==> flow/design.v <==
`timescale 1ns / 10ps
package car_types_pkg;
  parameter int CAR_LEN_DIGITS = 2;
  typedef logic [4:0] car_counter_t;   
  typedef enum logic [1:0] {
    GREEN  = 2'b00,
    YELLOW = 2'b01,
    RED    = 2'b10
  } strafic_light_t;
   typedef enum logic [1:0] {
    LANE_A  = 2'b00,
    TRANSITION_AB = 2'b01,
    LANE_B    = 2'b10,
    TRANSITION_BA = 2'b11
  } crossroad_status_t;
endpackage
module led_rgb (
    input  wire        CLK100MHZ,
    input  wire [7:0]  r,
    input  wire [7:0]  g,
    input  wire [7:0]  b,
    input  wire [7:0]  brightness,
    output reg         LED_R,
    output reg         LED_G,
    output reg         LED_B
);
    reg [7:0] pwm = 0;
    always @(posedge CLK100MHZ) begin
        pwm <= pwm + 1;
    end
    wire [15:0] r_scaled = r * brightness;
    wire [15:0] g_scaled = g * brightness;
    wire [15:0] b_scaled = b * brightness;
    wire [7:0] R_target = r_scaled[15:8];
    wire [7:0] G_target = g_scaled[15:8];
    wire [7:0] B_target = b_scaled[15:8];
    always @(*) begin
        LED_R = (pwm < R_target);
        LED_G = (pwm < G_target);
        LED_B = (pwm < B_target);
    end
endmodule
[Reports on led_rgb]
What the tools print for led_rgb, step after step.
Lines are those of the file above, counted from 1.
Operators carry their Yosys type and port widths (W data, S select, Z words).
Library cell names are shortened.
A cell with - has no value.
Set-up
  top module: led_rgb
  clock: CLK100MHZ
  library: sky130hd
  library corner: tt_025C_1v80

[After elaboration]
Source: Yosys, flattened and elaborated, memories not mapped. Widths are those after wreduce; folded enables and synchronous resets count as part of the registers. Registers that Yosys merges into a memory's read port (data or address) are not register bits. Print and check cells do not count. Equal cells are merged and count once.
Operators by class
  multiply operators: 3
  add/subtract/negate cells: 1
  magnitude comparators: 3
Operators by type and width (number)
  $mul A8 B8 Y16: 3
  $lt A8 B8 Y1: 3
  $add A8 B1 Y8 const B: 1
Storage and ports
  bits of input ports: 33
  elaborated cells: 8
  register bits after elaboration: 8
  output and inout bits: 3

[Depth]
Longest topological path by Yosys (ltp), each cell counted once; first at word level (registers and memories cut), then after technology mapping (sequential cells cut; the memories' decode and read muxes count).
Depth
  depth after elaboration: 2
  ABC_AREA: 0
  depth in mapped cells: 22
  gate-level depth less buffers: 21

[After synthesis]
The flow's flattened synthesis, as Yosys stat reports it; memories are mapped. The netlist is that of the ABC_AREA named above (0 if unset); the other value can give another one.
Synthesis totals
  area of sequential cells: 160.2 um^2
  cell area after synthesis: 6632.6 um^2
  flip-flops: 8
  cell count: 744
Cells by type
  fa_1: number 105, total area 2.1E+03 um^2
  ha_1: number 121, total area 1.51E+03 um^2
  and2_1: number 150, total area 938.4 um^2
  inv_1: number 135, total area 506.736 um^2
  xnor2_1: number 19, total area 166.41 um^2
  dfxtp_1: number 8, total area 160.154 um^2
  nand2_1: number 40, total area 150.144 um^2
  a21oi_1: number 22, total area 110.106 um^2
  a211oi_1: number 11, total area 82.579 um^2
  a21o_1: number 10, total area 75.072 um^2
  xor2_1: number 7, total area 61.309 um^2
  o21a_1: number 8, total area 60.058 um^2
  clkbuf_1: number 15, total area 56.304 um^2
  and2_2: number 6, total area 45.043 um^2
  nand3_1: number 9, total area 45.043 um^2
  o21ai_0: number 9, total area 45.043 um^2
  nor2_1: number 11, total area 41.29 um^2
  nand4_1: number 6, total area 37.536 um^2
Other cell types: 32; their cells: 52.

[Worst setup path after synthesis]
Path of least setup slack by OpenSTA after synthesis, without wires, with an ideal clock, recovery checks aside; 20% of the period is set as input and as output delay. Where synthesis merged equal registers, the netlist keeps one of their names.
Path post-synthesis
  path kind: input -> output
  start: input brightness[7]
  end: output LED_B
  buffers on the path: 1
  slack: 6.554 ns
  time at the first pin: 3.840 ns
  path delay: 4.966 ns
  data arrival time: 8.806 ns
  stages: 20
  data required time: 15.360 ns
  period: 19.2 ns
  input delay: 3.840 ns
  synthesis period reached: 12.646 ns
"path delay" = arrival - input delay + setup time.
At an output port there is no setup time.
"stages" counts driving pins, that of a launching flip-flop among them; a cell with two outputs on the path counts twice.
"synthesis period reached" is the clock period less the worst setup slack; recovery checks do not enter. This is arithmetic on one report: input and output delays are still those of the set period (20% each).
The rows between start and end are the longest chain of elaborated cells between them; the timing report does not say that the signal goes this way. Where chains are equally long, one stands for them.
A line is the first line of the expression or statement that the cell stems from. Yosys adds cells for indexed reads and writes and turns some case tables into memories.
On the way, post-synthesis
  cells stage by stage: clkbuf_1 -> and2_1 -> fa_1 -> fa_1 -> fa_1 -> inv_1 -> fa_1 -> inv_1 -> ha_1 -> a21oi_1 -> inv_1 -> a31o_2 -> a21o_1 -> a21oi_1 -> xor2_1 -> ha_1 -> a211oi_1 -> nand3b_1 -> o21a_1 -> a211oi_1
  cells in the longest elaborated chain: 2
  elaborated cells on any way between the ends: 2
  classes of those cells: 1 x mul; 1 x compare
Ends and longest elaborated chain, post-synthesis
  start, declared: RTL line 22  | input  wire [7:0]  brightness,
  $mul A8 B8 Y16: RTL line 33  | wire [15:0] b_scaled = b * brightness;
  $lt A8 B8 Y1: RTL line 40
  end, declared: RTL line 25  | output reg         LED_B

[Timing after layout]
Path of least setup slack in the final report of run A (OpenROAD, finished layout, wires in). Where an end is a register, its clock arrival counts in the times.
Path post-layout
  path kind: input -> output
  start: input brightness[2]
  end: output LED_B
  stages: 22
  period: 6.97 ns
  time at the first pin: 1.39 ns
  data required time: 5.58 ns
  buffers on the path: 3
  data arrival time: 6.41 ns
  slack: -0.84 ns
  input delay: 1.39 ns
The rows between start and end are the longest chain of elaborated cells between them; the timing report does not say that the signal goes this way. Where chains are equally long, one stands for them.
On the way, post-layout
  cells stage by stage: buf_12 -> buf_16 -> and2_4 -> fa_2 -> fa_1 -> inv_2 -> fa_1 -> fa_1 -> inv_2 -> ha_4 -> a21oi_4 -> o311ai_4 -> a31o_2 -> a21o_1 -> a21oi_2 -> xor2_1 -> ha_1 -> a211oi_4 -> nand3b_1 -> o21a_1 -> a211oi_4 -> buf_2
  cells in the longest elaborated chain: 2
  elaborated cells on any way between the ends: 2
  classes of those cells: 1 x mul; 1 x compare
Ends and longest elaborated chain, post-layout
  start, declared: RTL line 22  | input  wire [7:0]  brightness,
  $mul A8 B8 Y16: RTL line 33  | wire [15:0] b_scaled = b * brightness;
  $lt A8 B8 Y1: RTL line 40
  end, declared: RTL line 25  | output reg         LED_B

Settings and measured results of 2 stored flow runs for module led_rgb (sky130hd), not sorted in any way. The constraints put input and output delay at 20% of the set period each and load the outputs with 0.01 pF.
"finish__power__total" rests on the timing tool's default activity at the inputs, not on a simulated workload.

settings of run A
{
  "period_ns": 6.97,
  "CORE_UTILIZATION": 33,
  "PLACE_DENSITY_LB_ADDON": 0.04,
  "HOLD_SLACK_MARGIN": 0.29,
  "CORE_ASPECT_RATIO": 1.75,
  "CELL_PAD_IN_SITES_DETAIL_PLACEMENT": 0,
  "GPL_ROUTABILITY_DRIVEN": 0,
  "CTS_CLUSTER_DIAMETER": 227,
  "CAP_MARGIN": 5,
  "MIN_ROUTING_LAYER": "met2",
  "CORE_MARGIN": 2,
  "SLEW_MARGIN": 20
}
report of run A
yosys chip area after synthesis (um^2): 6632.6
finish__design__die__area: 21294.1
finish__design__instance__utilization: 0.4607
finish__timing__setup__ws: -0.839
finish__timing__hold__ws: 0.555
finish__power__total: 2.392e-03

settings of run B
{
  "period_ns": 11.3,
  "CORE_UTILIZATION": 65,
  "SETUP_SLACK_MARGIN": 3.0,
  "PLACE_DENSITY": 0.39,
  "TNS_END_PERCENT": 60,
  "CTS_CLUSTER_SIZE": 88,
  "CTS_CLUSTER_DIAMETER": 207,
  "CAP_MARGIN": 20,
  "CORE_MARGIN": 2,
  "SLEW_MARGIN": 20
}
report of run B
yosys chip area after synthesis (um^2): 6632.6
finish__design__die__area: 11028.2
finish__design__instance__utilization: 0.7615
finish__timing__setup__ws: 2.022
finish__timing__hold__ws: 0.602
finish__power__total: 1.052e-03
