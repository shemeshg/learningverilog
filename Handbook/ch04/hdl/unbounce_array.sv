==> flow/design.v <==
`timescale 1ns / 10ps
package car_types_pkg;
  parameter int CAR_LEN_DIGITS = 2;
  typedef logic [4:0] car_counter_t;   
  typedef enum logic [1:0] {
    GREEN  = 2'b00,
    YELLOW = 2'b01,
    RED    = 2'b10
  } strafic_light_t;
   typedef enum logic [1:0] {
    LANE_A  = 2'b00,
    TRANSITION_AB = 2'b01,
    LANE_B    = 2'b10,
    TRANSITION_BA = 2'b11
  } crossroad_status_t;
endpackage
`timescale 1ns / 10ps
module unbounce_array #(
    parameter int BITS       = 16,   
    parameter int WAIT_COUNT = 3     
) (
    input  logic            CPU_RESET,   
    input  logic            CLOCK,
    input  logic [BITS-1:0] BTN_IN,      
    output logic [BITS-1:0] BTN_OUT      
);
  genvar i;
  for (i = 0; i < BITS; i++) begin : gen_btn
    unbounce_btn #(
        .WAIT_COUNT(WAIT_COUNT)
    ) u_btn (
        .CPU_RESET(CPU_RESET),
        .CLOCK(CLOCK),
        .BTN_IN(BTN_IN[i]),
        .BTN_OUT(BTN_OUT[i])
    );
  end
endmodule
`timescale 1ns / 10ps
module unbounce_btn (
    input  logic CPU_RESET,   
    input  logic CLOCK,
    input  logic BTN_IN,
    output logic BTN_OUT
);
  parameter int WAIT_COUNT = 3;
  typedef enum logic [1:0] {
    BTN_OFF        = 2'b00,
    BTN_BEFORE_ON  = 2'b01,
    BTN_ON         = 2'b10,
    BTN_BEFORE_OFF = 2'b11
  } btn_status_t;
  btn_status_t btn_status;
  int count;
  logic [1:0] button_sync;
  always_comb begin
    case (btn_status)
      BTN_OFF, BTN_BEFORE_ON: BTN_OUT = 1'b0;
      BTN_ON, BTN_BEFORE_OFF: BTN_OUT = 1'b1;
      default:                BTN_OUT = 1'b0;
    endcase
  end
  always_ff @(posedge CLOCK or posedge CPU_RESET) begin
    if (CPU_RESET) begin
      btn_status  <= BTN_OFF;
      count       <= 0;
      button_sync <= 2'b00;   
    end else begin
      button_sync <= {button_sync[0], BTN_IN};
      if (button_sync == 2'b01 && btn_status == BTN_OFF) begin
        btn_status <= BTN_BEFORE_ON;
      end else if (button_sync == 2'b10 && btn_status == BTN_ON) begin
        btn_status <= BTN_BEFORE_OFF;
      end else begin
        if (btn_status == BTN_ON && button_sync == 2'b00) btn_status <= BTN_BEFORE_OFF;
        else if (btn_status == BTN_OFF && button_sync == 2'b11) btn_status <= BTN_BEFORE_ON;
      end
      case (btn_status)
        BTN_BEFORE_ON, BTN_BEFORE_OFF: begin
          count <= count + 1;
          if (count == WAIT_COUNT) begin
            btn_status <= (btn_status == BTN_BEFORE_ON) ? BTN_ON : BTN_OFF;
            count <= 0;
          end
        end
        default: count <= 0;
      endcase
    end
  end
endmodule
---- Tool chain data of unbounce_array ----
The steps from the RTL of unbounce_array to its reports follow in flow order.
Line numbers count from 1 in the design file above.
Operators carry their Yosys type and port widths (W data, S select, Z words).
Library cell names are shortened.
Not given: -
set-up
  top ..................................... unbounce_array
  clock ................................... CLOCK
  library ................................. sky130hd
  library corner .......................... tt_025C_1v80

---- Word level ----
Yosys after proc, flatten, opt, wreduce and memory -nomap, before mapping. Enables and synchronous resets that opt folds into registers are not counted as muxes. Memory bits, and registers merged into a memory's read port (data or address), are not among the register bits. Print and check cells are not counted. Equal cells are merged and count once.
storage and ports
  register bits ........................... 576
  input port bits ......................... 18
  output and inout port bits .............. 16
  word-level cells ........................ 480
operators by class
  add/sub/neg operators ................... 16
  eq/ne operators ......................... 112
  mux-type cells .......................... 160
  reductions and logical operators ........ 144
operators by type and width
  cell                     count
  $mux W32                 32
  $add A32 B2 Y32 const B  16
  $eq A32 B3 Y1 const B    16
  $mux W2                  112
  $eq A2 B2 Y1 const B     64
  $reduce_or A2 Y1         48
  $logic_and A1 B1 Y1      64
  $eq A2 B1 Y1 const B     32
  $logic_not A2 Y1         32
  $pmux W1 S2              16

---- Longest topological paths ----
Longest topological path by Yosys (ltp), each cell counted once; first at word level (registers and memories cut), then after technology mapping (sequential cells cut; the memories' decode and read muxes count).
logic depth
  depth after elaboration ................. 8
  ABC_AREA ................................ 1
  mapped depth ............................ 10
  gate-level depth less buffers ........... 9

---- Netlist ----
Source: synth_stat.txt of the flow (Yosys; design flattened, memories mapped). It holds for the ABC_AREA given above (unset counts as 0); a run with the other value may have another netlist.
The area totals of this step are shown rounded.
cell types
  cell      count  area in all (um2)
  dfrtp_1   576    1.44E+04
  nand2_1   1810   6.79E+03
  nor2_1    1501   5.63E+03
  nand3_1   396    1.98E+03
  inv_1     489    1835.51
  xor2_1    112    980.941
  xnor2_1   94     823.29
  dfstp_2   16     420.403
  nor3_1    67     335.322
  nor2_2    44     275.264
  ha_1      16     200.192
  clkbuf_1  48     180.173
  a21oi_1   29     145.139
  buf_4     18     135.13
  o21ai_0   26     130.125
  or2_2     17     106.352
  o21bai_1  11     82.579
  nand3_2   8      80.077
Other cell types: 8; their cells: 40.
mapped netlist
  cell count .............................. 5318
  cell area after synthesis ............... 34800 um2
  sequential part of the area ............. 14800 um2
  mapped flip-flops ....................... 592
  buffers ................................. 74

---- Timing after synthesis ----
Source: OpenSTA report_checks on the synthesized netlist (no wires, ideal clock, input and output delay 20% of the period each), path of least setup slack; recovery checks are left aside. Register names are those of the netlist, which keeps one name where synthesis merged equal registers.
timing after synthesis
  kind .................................... flip-flop to flip-flop
  from .................................... register gen_btn[6].u_btn.count[0]
  to ...................................... register gen_btn[6].u_btn.count[14]
  period .................................. 2.22 ns
  setup time .............................. 0.132 ns
  time at the first pin ................... 0.000 ns
  data arrival time ....................... 1.319 ns
  data required time ...................... 2.088 ns
  setup slack ............................. 0.769 ns
  delay of the path ....................... 1.451 ns
  stages on the path ...................... 8
  path buffers ............................ 0
  synthesis period reached ................ 1.451 ns
"delay of the path" = arrival - input delay + setup time.
"stages on the path" counts driving pins, that of a launching flip-flop among them; a cell with two outputs on the path counts twice.
"synthesis period reached" is the clock period less the worst setup slack; recovery checks do not enter. This is arithmetic on one report: input and output delays are still those of the set period (20% each).
The rows between start and end are the longest chain of elaborated cells between them; the timing report does not say that the signal goes this way. Where chains are equally long, one stands for them.
Each line given opens the expression or statement behind the cell; cells for indexed reads and writes are added by Yosys, which also makes memories of some case tables.
A register here has more assigning lines than the two given.
on the way, after synthesis
  cells stage by stage .................... dfrtp_1 -> ha_1 -> nand2_1 -> nor2_1 -> nand2_1 -> nor2_1 -> xor2_1 -> nor2_1
  length of the longest elaborated chain .. 3
  elaborated cells between the ends (all ways) .. 4
  source lines of those cells ............. 3
  those cells by class .................... add/sub: 1; eq/ne: 1; mux: 2
ends and longest elaborated chain, after synthesis
  element             line  text
  start: declaration  54    int count;
  start: assignment   66    count       <= 0;
  start: assignment   80    count <= count + 1;
  $add A32 B2 Y32     80
  $mux W32            81    if (count == WAIT_COUNT) begin
  $mux W32            78    case (btn_status)
  end: assignment     80
  end: assignment     83    count <= 0;
  end: declaration    54

---- Worst path after layout ----
Path of least setup slack in the final report of run 1 (OpenROAD, finished layout, wires in). Where an end is a register, its clock arrival counts in the times.
timing post-layout
  kind .................................... flip-flop to output port
  from .................................... register gen_btn[8].u_btn.btn_status
  to ...................................... output port BTN_OUT[8]
  period .................................. 3.08 ns
  output delay ............................ 0.62 ns
  time at the first pin ................... 0.65 ns
  data arrival time ....................... 1.93 ns
  data required time ...................... 2.46 ns
  setup slack ............................. 0.53 ns
  stages on the path ...................... 3
  path buffers ............................ 1
Where an end lacks its bit number, it is one bit of the signal, or one of the new flip-flops if synthesis recoded a state register.
The rows between start and end are the longest chain of elaborated cells between them; the timing report does not say that the signal goes this way. Where chains are equally long, one stands for them.
A register here has more assigning lines than the two given.
on the way, post-layout
  cells stage by stage .................... dfrtp_1 -> or2_2 -> clkdlybuf4s50_1
  length of the longest elaborated chain .. 3
  elaborated cells between the ends (all ways) .. 7
  those cells by class .................... eq/ne: 3; mux: 1; reduce/logical: 3
ends and longest elaborated chain, post-layout
  element             line  text
  start: declaration  53    btn_status_t btn_status;
  start: assignment   65    btn_status  <= BTN_OFF;
  start: assignment   82    btn_status <= (btn_status == BTN_BEFORE_ON) ? BTN_ON : BTN_OFF;
  $eq A2 B2 Y1        57    case (btn_status)
  $reduce_or A2 Y1    57
  $pmux W1 S2         57
  end: declaration    25    output logic [BITS-1:0] BTN_OUT

# Flow runs of unbounce_array

Design unbounce_array on sky130hd. What follows are 2 stored runs of the flow, each under its own settings; their order means nothing. The constraints put input and output delay at 20% of the set period each and load the outputs with 0.01 pF.
"achieved period" means the clock period less the worst setup slack. The figure is calculated, with input and output delays left at 20% of the set period.
"time of the worst setup path" means the part of the period allowed to the worst setup path (the constraints hold back 20% at inputs and 20% at outputs) less its slack; where the path has registers, the arrival times of their clocks count too.
By "total power after layout" is meant OpenSTA's value without simulated activity: inputs other than the clock are taken to toggle once in ten clock periods, and the tool carries that through the logic.
Measured values are rounded.

---- run 1 ----
settings
  period_ns = 3.08
  CORE_UTILIZATION = 27
  PLACE_DENSITY_LB_ADDON = 0.24
  CELL_PAD_IN_SITES_GLOBAL_PLACEMENT = 3
  TNS_END_PERCENT = 45
  ABC_AREA = 1
  GPL_TIMING_DRIVEN = 1
  GPL_ROUTABILITY_DRIVEN = 1
  CTS_CLUSTER_SIZE = 48
  SLEW_MARGIN = 0
  MAX_ROUTING_LAYER = met5
  CAP_MARGIN = 20
  CORE_MARGIN = 2
results
  worst setup slack after layout .......... 0.530 ns
  summed negative setup slack ............. 0.000 ns
  final worst hold slack .................. 0.398 ns
  chip area in the Yosys report ........... 34800 um2
  utilization after layout ................ 0.313
  area of the die ......................... 132000 um2
  achieved period ......................... 2.550 ns
  standard-cell area after routing ........ 40000 um2
  time of the worst setup path ............ 1.93 ns
  worst setup path kind ................... flip-flop to output port
  total power after layout ................ 17.7 mW

---- run 2 ----
settings
  period_ns = 2.65
  CORE_UTILIZATION = 19
  PLACE_DENSITY = 0.57
  CELL_PAD_IN_SITES_GLOBAL_PLACEMENT = 0
  TNS_END_PERCENT = 80
  GPL_TIMING_DRIVEN = 0
  CAP_MARGIN = 20
  CORE_MARGIN = 2
  SLEW_MARGIN = 20
results
  worst setup slack after layout .......... 0.100 ns
  summed negative setup slack ............. 0.000 ns
  final worst hold slack .................. 0.322 ns
  chip area in the Yosys report ........... 28800 um2
  utilization after layout ................ 0.23
  area of the die ......................... 155000 um2
  achieved period ......................... 2.550 ns
  standard-cell area after routing ........ 34600 um2
  time of the worst setup path ............ 2.02 ns
  worst setup path kind ................... flip-flop to output port
  total power after layout ................ 19.3 mW
