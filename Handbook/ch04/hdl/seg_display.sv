==> flow/design.v <==
`timescale 1ns / 10ps
package car_types_pkg;
  parameter int CAR_LEN_DIGITS = 2;
  typedef logic [4:0] car_counter_t;   
  typedef enum logic [1:0] {
    GREEN  = 2'b00,
    YELLOW = 2'b01,
    RED    = 2'b10
  } strafic_light_t;
   typedef enum logic [1:0] {
    LANE_A  = 2'b00,
    TRANSITION_AB = 2'b01,
    LANE_B    = 2'b10,
    TRANSITION_BA = 2'b11
  } crossroad_status_t;
endpackage
module seg_display #(
    parameter NUM_SEGMENTS = 8
)(
    input  logic clk,
    input  logic rst,
    input  logic tick,                      
    input  logic [NUM_SEGMENTS*8-1:0] display,
    output logic [7:0] AN,
    output logic       CA, CB, CC, CD, CE, CF, CG, DP
);
  logic [7:0] cathode;
  assign {DP, CG, CF, CE, CD, CC, CB, CA} = cathode;
  logic [$clog2(NUM_SEGMENTS)-1:0] anode_count;
  always @(posedge clk) begin
    if (rst) begin
      anode_count <= '0;
    end else if (tick) begin
      anode_count <= anode_count + 1'b1;
    end
    AN              <= '1;
    AN[anode_count] <= '0;
    cathode         <= display[anode_count*8+:8];
  end
endmodule
### Reports on seg_display

Tool output for the design above, in the order of the flow.
Line numbers count from 1 in the design file above.
Cell names lack the library's common part.
A cell with -- has no value.

* top: seg_display
* clock input: clk
* library: sky130hd
* timing corner: tt_025C_1v80

### Elaborated design

Yosys after proc, flatten, opt, wreduce and memory -nomap, before mapping. Enables and synchronous resets that opt folds into registers are not counted as muxes. Memory bits, and registers merged into a memory's read port (data or address), are not among the register bits. Print and check cells are not counted. Equal cells are merged and count once.

* register bits after elaboration: 19
* bits of input ports: 67
* output and inout bits: 16

* add/subtract/negate cells: 2
* shift operators: 3
* bitwise logic cells: 2

Operators with widths (number)
* variable part select 64 x 7 -> 8 bit: 1
* variable shift 1 x 4 -> 8 bit (first input constant): 2
* OR 8 bit: 1
* inverter 8 bit: 1
* negator 3 -> 4 bit: 1
* adder 3 x 1 -> 3 bit (second input constant): 1

### Longest topological paths

Yosys ltp: most cells in a row. Word level: on the elaborated netlist, between registers, memories and ports. Mapped: between sequential cells and ports; inverters and the memories' decode and read muxes count.

* word-level depth: 4
* ABC_AREA: 0
* gate-level depth with buffers: 5

### Netlist

Yosys stat after the flow's synthesis: flattened, memories mapped to cells. It holds for the ABC_AREA given above (unset counts as 0); a run with the other value may have another netlist.
Totals and module areas in this step are rounded.

Cell types
* dfxtp_1: number 19, area in all 380.365 um^2
* mux4_1: number 12, area in all 315.302 um^2
* mux2_2: number 8, area in all 90.086 um^2
* mux4_2: number 4, area in all 90.086 um^2
* ha_1: number 5, area in all 62.56 um^2
* nand2_1: number 8, area in all 30.029 um^2
* buf_6: number 2, area in all 22.522 um^2
* xnor2_1: number 2, area in all 17.517 um^2
* a21bo_2: number 1, area in all 10.01 um^2
* buf_2: number 2, area in all 10.01 um^2
* mux2i_1: number 1, area in all 10.01 um^2
* a211o_1: number 1, area in all 8.758 um^2
* or3b_2: number 1, area in all 8.758 um^2
* xor2_1: number 1, area in all 8.758 um^2
* nand3b_1: number 1, area in all 7.507 um^2
* nor2_1: number 2, area in all 7.507 um^2
* nor4_1: number 1, area in all 6.256 um^2
* a21oi_1: number 1, area in all 5.005 um^2

Not listed: further types 2, cells in them 2.

* cell count: 74
* chip area (Yosys): 1100 um^2
* area of sequential cells: 380 um^2
* mapped flip-flops: 19
* buffer cells: 4

### Path before layout

OpenSTA on the mapped netlist: ideal clock, no wires. The path of least setup slack (recovery checks aside). Input and output delay are each 20% of the period. Register names are those of the netlist, which keeps one name where synthesis merged equal registers.

* path kind: flip-flop to flip-flop
* start: reg anode_count[1]
* end: reg AN[4]
* clock period: 2040 ps
* data arrival time: 1537 ps
* required time: 1920 ps
* slack: 383 ps
* path delay: 1657 ps
* stages on the path: 6
* synthesis period reached: 1657 ps

"path delay" is the arrival time less input delay plus setup time.
"stages on the path" counts driving pins, that of a launching flip-flop among them; a cell with two outputs on the path counts twice.
"synthesis period reached" is the clock period less the worst setup slack; recovery checks do not enter. This is arithmetic on one report: input and output delays are still those of the set period (20% each).

* path through: dfxtp_1 -> buf_6 -> inv_1 -> ha_1 -> or3b_2 -> a211o_1

Ends and longest elaborated chain, post-synthesis
* start: declaration: RTL line 29 `logic [$clog2(NUM_SEGMENTS)-1:0] anode_count;`
* start: assignment: RTL line 32 `anode_count <= '0;`
* start: assignment: RTL line 34 `anode_count <= anode_count + 1'b1;`
* end: assignment: RTL line 36 `AN              <= '1;`
* end: assignment: RTL line 37 `AN[anode_count] <= '0;`
* end: declaration: RTL line 24 `output logic [7:0] AN,`

Chain of elaborated cells between the ends: none given.

### Timing after layout

From the final timing report of stored run 1: the path of least setup slack in the routed layout; clock arrival at registers is part of the times.
The report prints the path's times to 10 ps; the period is as set.

* path kind: flip-flop to flip-flop
* start: reg anode_count[2]
* end: reg cathode[5]
* clock period: 1790 ps
* data arrival time: 1780 ps
* required time: 1940 ps
* slack: 160 ps
* stages on the path: 3

The rows between start and end are the longest chain of elaborated cells between them; the timing report does not say that the signal goes this way. Where chains are equally long, one stands for them.
Each line given opens the expression or statement behind the cell; cells for indexed reads and writes are added by Yosys, which also makes memories of some case tables.

* path through: dfxtp_1 -> mux4_1 -> mux2_2
* cells in the longest elaborated chain: 1
* elaborated cells on any way between the ends: 1
* source lines of those cells: 1
* those cells by class: shift: 1

Ends and longest elaborated chain, after layout
* start: declaration: RTL line 29 `logic [$clog2(NUM_SEGMENTS)-1:0] anode_count;`
* start: assignment: RTL line 32 `anode_count <= '0;`
* start: assignment: RTL line 34 `anode_count <= anode_count + 1'b1;`
* variable part select 64 x 7 -> 8 bit: RTL line 38 `cathode         <= display[anode_count*8+:8];`
* end: assignment: RTL line 38
* end: declaration: RTL line 27 `logic [7:0] cathode;`

Lab notebook: seg_display

Top module seg_display; platform sky130hd; tools Yosys and OpenROAD; 2 stored runs in no particular order. Input and output delays are each 20% of the period that was set; the output load is 0.01 pF.
"clock period achieved": clock period set for the run, less the worst setup slack. It is reckoned from that one timing run; input and output delays stay at 20% of the period that was set.
"time of the worst setup path": the worst setup path's part of the clock period (all of it between registers, 20% less for each end at a port) less its slack. A launch clock that arrives late makes it longer, a capture clock that arrives late makes it shorter.
By "total power of the final layout" is meant OpenSTA's value without simulated activity: inputs other than the clock are taken to toggle once in ten clock periods, and the tool carries that through the logic.
"time of the worst setup path" is given in steps of 10 ps.
The measured numbers are rounded.

### Stored run 1

Settings: `period_ns=1.79`, `CORE_UTILIZATION=29`, `PLACE_DENSITY_LB_ADDON=0.13`, `CORE_ASPECT_RATIO=1.35`, `CORE_MARGIN=2`, `CELL_PAD_IN_SITES_GLOBAL_PLACEMENT=1`, `ABC_AREA=0`, `CAP_MARGIN=20`, `SLEW_MARGIN=20`

- Netlist area reported by Yosys: 1100 um^2
- Die area: 4300 um^2
- Standard-cell area of the final layout: 2000 um^2
- Final utilization: 55%
- Setup slack of the worst path: 160 ps
- Total negative slack: 0 ps
- Lowest hold slack: 610 ps
- Total power of the final layout: 1200 µW
- Clock period achieved: 1632 ps
- Time of the worst setup path: 1630 ps
- Class of the worst setup path: flip-flop to flip-flop

### Stored run 2

Settings: `period_ns=2.01`, `SETUP_SLACK_MARGIN=0.26`, `CAP_MARGIN=20`, `CORE_MARGIN=2`, `CORE_UTILIZATION=40`, `SLEW_MARGIN=20`

- Netlist area reported by Yosys: 1100 um^2
- Die area: 3200 um^2
- Standard-cell area of the final layout: 2000 um^2
- Final utilization: 74%
- Setup slack of the worst path: 320 ps
- Total negative slack: 0 ps
- Lowest hold slack: 650 ps
- Total power of the final layout: 1000 µW
- Clock period achieved: 1691 ps
- Time of the worst setup path: 1690 ps
- Class of the worst setup path: flip-flop to flip-flop
